==> flow/design.v <==
module codec_intf(clk, rst_n, LRCLK, SCLK, MCLK, RSTn, SDout, SDin, lft_in, rht_in, valid, lft_out, rht_out);
input clk, rst_n;
input [15:0] lft_out, rht_out;
output [15:0] lft_in, rht_in;
output reg valid;
input SDout;
output SDin;
output reg RSTn;
output LRCLK, SCLK, MCLK;
reg [9:0] cnt;	 
wire LRCLK_rising, LRCLK_falling, SCLK_rising, SCLK_falling;	 
wire set_vld;	 
reg [15:0] rht_buffer, lft_buffer, shift_reg_SDin, shift_reg_lft_in, shift_reg_rht_in;	 
always_ff @(posedge clk, negedge rst_n)
	if (!rst_n)
		RSTn <= 1'b0;
	else if (LRCLK_rising)
		RSTn <= 1'b1;
always_ff @(posedge clk, negedge rst_n)
	if (!rst_n)
		cnt <= 10'h200;
	else
		cnt <= cnt + 1'b1;
always_ff @(posedge clk, negedge rst_n)
	if (!rst_n)
		lft_buffer <= 16'h0000;
	else if (set_vld)
		lft_buffer <= lft_out;
always_ff @(posedge clk, negedge rst_n)
	if (!rst_n)
		rht_buffer <= 16'h0000;
	else if (set_vld)
		rht_buffer <= rht_out;
always_ff @(posedge clk, negedge rst_n)
	if (!rst_n)
		shift_reg_SDin <= 16'h0000;
	else if (LRCLK_rising)
		shift_reg_SDin <= lft_buffer;
	else if (LRCLK_falling)
		shift_reg_SDin <= rht_buffer;
	else if (SCLK_falling)
		shift_reg_SDin <= {shift_reg_SDin[14:0], 1'b0};
always_ff @(posedge clk)
	if (LRCLK && SCLK_rising)
		shift_reg_lft_in <= {shift_reg_lft_in[14:0], SDout};
always_ff @(posedge clk)
	if (!LRCLK && SCLK_rising)
		shift_reg_rht_in <= {shift_reg_rht_in[14:0], SDout};
assign SDin = shift_reg_SDin[15];
assign lft_in = shift_reg_lft_in;	 
assign rht_in = shift_reg_rht_in;	 
always_ff @(posedge clk, negedge rst_n)
	if (!rst_n)
		valid <= 1'b0;
	else if (set_vld && SCLK_rising)
		valid <= 1'b1;
	else if (SCLK_falling)
		valid <= 1'b0;
assign LRCLK = cnt[9];	 
assign SCLK = cnt[4];	 
assign MCLK = cnt[1];	 
assign set_vld = (cnt == 10'h1ef) ? 1'b1 : 1'b0;			 
assign LRCLK_rising = (~cnt[9] && &cnt[8:0]) ? 1'b1 : 1'b0;	 
assign LRCLK_falling = (&cnt) ? 1'b1 : 1'b0;				 
assign SCLK_rising = (~cnt[4] && &cnt[3:0]) ? 1'b1 : 1'b0;	 
assign SCLK_falling = (&cnt[4:0]) ? 1'b1 : 1'b0;			 
endmodule
# Reports on codec_intf
# The steps from the RTL of codec_intf to its reports follow in flow order.
# Lines are those of the file above, counted from 1.
# Operators: Yosys type, input widths -> output width; for muxes data width and select width s.
# Cell names lack the library's common part.
# The mark n/a stands for no value.
dict set report setup {
  top_module {codec_intf}
  clk_port {clk}
  cell_library {sky130hd}
  pvt_corner {tt_025C_1v80}
}

# After elaboration
# Source: Yosys, flattened and elaborated, memories not mapped. Widths are those after wreduce. Registers that Yosys merges into a memory's read port (data or address) are not register bits. Print and check cells do not count. Equal cells are merged and count once.
dict set report bits {
  register_bits 92
  output_inout_bits 38
}
dict set report classes {
  n_addsub 1
  eq_ne 1
  muxes 10
  logic 2
  n_reduce_logical 12
}
# op n
set op_table {}
lappend op_table {{$mux 16} 3}
lappend op_table {{$add 10x1->10 const B} 1}
lappend op_table {{$eq 10x9->1 const B} 1}
lappend op_table {{$reduce_and 10->1} 1}
lappend op_table {{$reduce_and 9->1} 1}
lappend op_table {{$mux 1} 7}
lappend op_table {{$logic_and 1x1->1} 5}
lappend op_table {{$reduce_and 5->1} 1}
lappend op_table {{$reduce_and 4->1} 1}
lappend op_table {{$reduce_bool 3->1} 1}
lappend op_table {{$not 1->1} 2}
lappend op_table {{$reduce_bool 2->1} 1}
lappend op_table {{$logic_not 1->1} 1}

# Depth
# Yosys ltp: most cells in a row. Word level: on the elaborated netlist, between registers, memories and ports. Mapped: between sequential cells and ports; inverters and the memories' decode and read muxes count.
dict set report depth {
  word_depth 5
  ABC_AREA 1
  depth_mapped 14
  ltp_nobuf 13
}

# Synthesis result
# The flow's flattened synthesis, as Yosys stat reports it; memories are mapped. The netlist is that of the ABC_AREA named above (0 if unset); the other value can give another one.
dict set report mapped {
  mapped_cells 376
  mapped_area_um2 4068.9
  sequential_area_um2 2463.6
  ff_cells 92
  buffers 18
}
# type n area_total_um2
set by_type {}
lappend by_type {dfrtp_1 59 1.48E+03}
lappend by_type {edfxtp_1 32 960.922}
lappend by_type {nand2_1 81 304.042}
lappend by_type {o21ai_2 23 201.443}
lappend by_type {inv_1 40 150.144}
lappend by_type {nand2_2 22 137.632}
lappend by_type {buf_6 10 112.608}
lappend by_type {nand4_1 16 100.096}
lappend by_type {nand3_1 19 95.091}
lappend by_type {a21oi_2 10 87.584}
lappend by_type {nor2_1 18 67.565}
lappend by_type {ha_1 4 50.048}
lappend by_type {o21ai_1 9 45.043}
lappend by_type {nor2_8 2 40.038}
lappend by_type {xor2_1 4 35.034}
lappend by_type {dfstp_2 1 26.275}
lappend by_type {a21oi_1 5 25.024}
lappend by_type {buf_4 3 22.522}
# Not listed: further types 10, cells in them 18.

# Timing after synthesis
# OpenSTA on the mapped netlist: ideal clock, no wires. The path of least setup slack (recovery checks aside). Input and output delay are each 20% of the period. Register names are those of the netlist, which keeps one name where synthesis merged equal registers.
dict set report synth_path {
  path_type {flip-flop to flip-flop}
  from {register cnt[1]}
  to {register shift_reg_rht_in[0]}
  tclk_ps 4010
  setup_ps 389
  t_first_pin_ps 0
  arrival_time_ps 1954
  t_required_ps 3621
  path_slack_ps 1668
  path_delay_ps 2343
  path_stages 8
  n_path_buf 1
  synth_period_reached_ps 2342
}
# "path_delay_ps" is the arrival time less input delay plus setup time.
# "path_stages": output pins that drive a net of the path, with the launching flip-flop's if there is one; two outputs of one cell count as two.
# "synth_period_reached_ps" = period - worst setup slack (recovery checks aside). The figure is calculated, with input and output delays left at 20% of the set period.
# Between the ends stands the longest chain of elaborated cells between them, by number of cells; it is not shown to be the way that was timed. Of several equally long chains one is given.
# A line is the first line of the expression or statement that the cell stems from. Yosys adds cells for indexed reads and writes and turns some case tables into memories.
dict set report synth_between {
  cell_sequence {dfrtp_1 ha_1 nand2_2 nor2_8 buf_4 ha_1 inv_1 nor2_1}
  elab_chain_len 4
  cone_cells 4
  lines_between 2
}
# item line
set synth_rtl {}
lappend synth_rtl {{start, declared} 10} ;# reg [9:0] cnt;
lappend synth_rtl {{start, assigned} 21} ;# cnt <= 10'h200;
lappend synth_rtl {{start, assigned} 23} ;# cnt <= cnt + 1'b1;
lappend synth_rtl {{$reduce_and 4->1} 65} ;# assign SCLK_rising = (~cnt[4] && &cnt[3:0]) ? 1'b1 : 1'b0;
lappend synth_rtl {{$logic_and 1x1->1} 65}
lappend synth_rtl {{$mux 1} 65}
lappend synth_rtl {{$logic_and 1x1->1} 47} ;# if (!LRCLK && SCLK_rising)
lappend synth_rtl {{end, assigned} 48} ;# shift_reg_rht_in <= {shift_reg_rht_in[14:0], SDout};
lappend synth_rtl {{end, declared} 13} ;# reg [15:0] rht_buffer, lft_buffer, shift_reg_SDin, shift_reg_lft_in, shift_reg_rht_in;

# Path in the finished layout
# Path of least setup slack in the final report of job 1 (OpenROAD, finished layout, wires in). Where an end is a register, its clock arrival counts in the times.
# The report prints the path's times to 10 ps; the period is as set.
dict set report layout_path {
  path_type {flip-flop to flip-flop}
  from {register cnt[1]}
  to {register shift_reg_SDin[11]}
  tclk_ps 1840
  setup_ps 60
  t_first_pin_ps 340
  arrival_time_ps 2180
  t_required_ps 2120
  path_slack_ps -60
  path_stages 15
  n_path_buf 1
}
# Between the ends stands the longest chain of elaborated cells between them, by number of cells; it is not shown to be the way that was timed. Of several equally long chains one is given.
# At most two assigning lines are given for a register; there are more.
dict set report layout_between {
  cell_sequence {dfrtp_1 ha_4 nand2_4 nor2_8 inv_4 nor3_4 ha_2 nand2_4 inv_4 nor2_4 nand2_2 inv_4 buf_6 nand2_1 nand2_1}
  elab_chain_len 5
  cone_cells 11
  lines_between 6
}
# item line
set layout_rtl {}
lappend layout_rtl {{start, declared} 10} ;# reg [9:0] cnt;
lappend layout_rtl {{start, assigned} 21} ;# cnt <= 10'h200;
lappend layout_rtl {{start, assigned} 23} ;# cnt <= cnt + 1'b1;
lappend layout_rtl {{$reduce_and 5->1} 66} ;# assign SCLK_falling = (&cnt[4:0]) ? 1'b1 : 1'b0;
lappend layout_rtl {{$mux 1} 66}
lappend layout_rtl {{$mux 16} 41} ;# else if (SCLK_falling)
lappend layout_rtl {{$mux 16} 39} ;# else if (LRCLK_falling)
lappend layout_rtl {{$mux 16} 37} ;# else if (LRCLK_rising)
lappend layout_rtl {{end, assigned} 38} ;# shift_reg_SDin <= lft_buffer;
lappend layout_rtl {{end, assigned} 40} ;# shift_reg_SDin <= rht_buffer;
lappend layout_rtl {{end, declared} 13} ;# reg [15:0] rht_buffer, lft_buffer, shift_reg_SDin, shift_reg_lft_in, shift_reg_rht_in;

# Flow measurements of codec_intf on sky130hd: 2 stored runs with different settings, listed in no order. Input and output delays are each 20% of the period that was set; the output load is 0.01 pF.
# "clock_period_reached_ps" is the run's clock period less its worst setup slack. It is reckoned from that one timing run; input and output delays stay at 20% of the period that was set.
# "worst_path_ps" is the time allowed to the run's worst setup path (the clock period less input and output delay, where it has them) less its slack. Clock arrival times count: a late capture clock shortens it, a late launch clock lengthens it.
# "design_power_w" is the tool's figure for a default switching activity; nothing was simulated.
# "worst_path_ps" is known to 10 ps.
run="job 1" settings period_ns=1.84 CORE_UTILIZATION=33 CELL_PAD_IN_SITES_DETAIL_PLACEMENT=1 ABC_AREA=1 GPL_TIMING_DRIVEN=0 CAP_MARGIN=20 CORE_MARGIN=2 SLEW_MARGIN=20
run="job 1" results util_pct=47.3 total_die_area_um2=13234.2 design_power_w=0.003894 clock_period_reached_ps=1900 synth_chip_area_um2=4068.9 worst_path_ps=1900 path_kind="flip-flop to flip-flop" worst_setup_slack_ps=-60 fin_tns_ps=-371
run="job 2" settings period_ns=4.3 CORE_UTILIZATION=67 SETUP_SLACK_MARGIN=1.26 PLACE_DENSITY_LB_ADDON=0.28 HOLD_SLACK_MARGIN=0.11 CORE_MARGIN=8 TNS_END_PERCENT=20 ABC_AREA=0 CTS_CLUSTER_SIZE=63 CAP_MARGIN=30 MIN_ROUTING_LAYER="met1" MAX_ROUTING_LAYER="met5" SLEW_MARGIN=20
run="job 2" results util_pct=88.0 total_die_area_um2=7885.4 design_power_w=0.001517 clock_period_reached_ps=2834 synth_chip_area_um2=3550.9 worst_path_ps=2830 path_kind="flip-flop to flip-flop" worst_setup_slack_ps=1466 fin_tns_ps=0
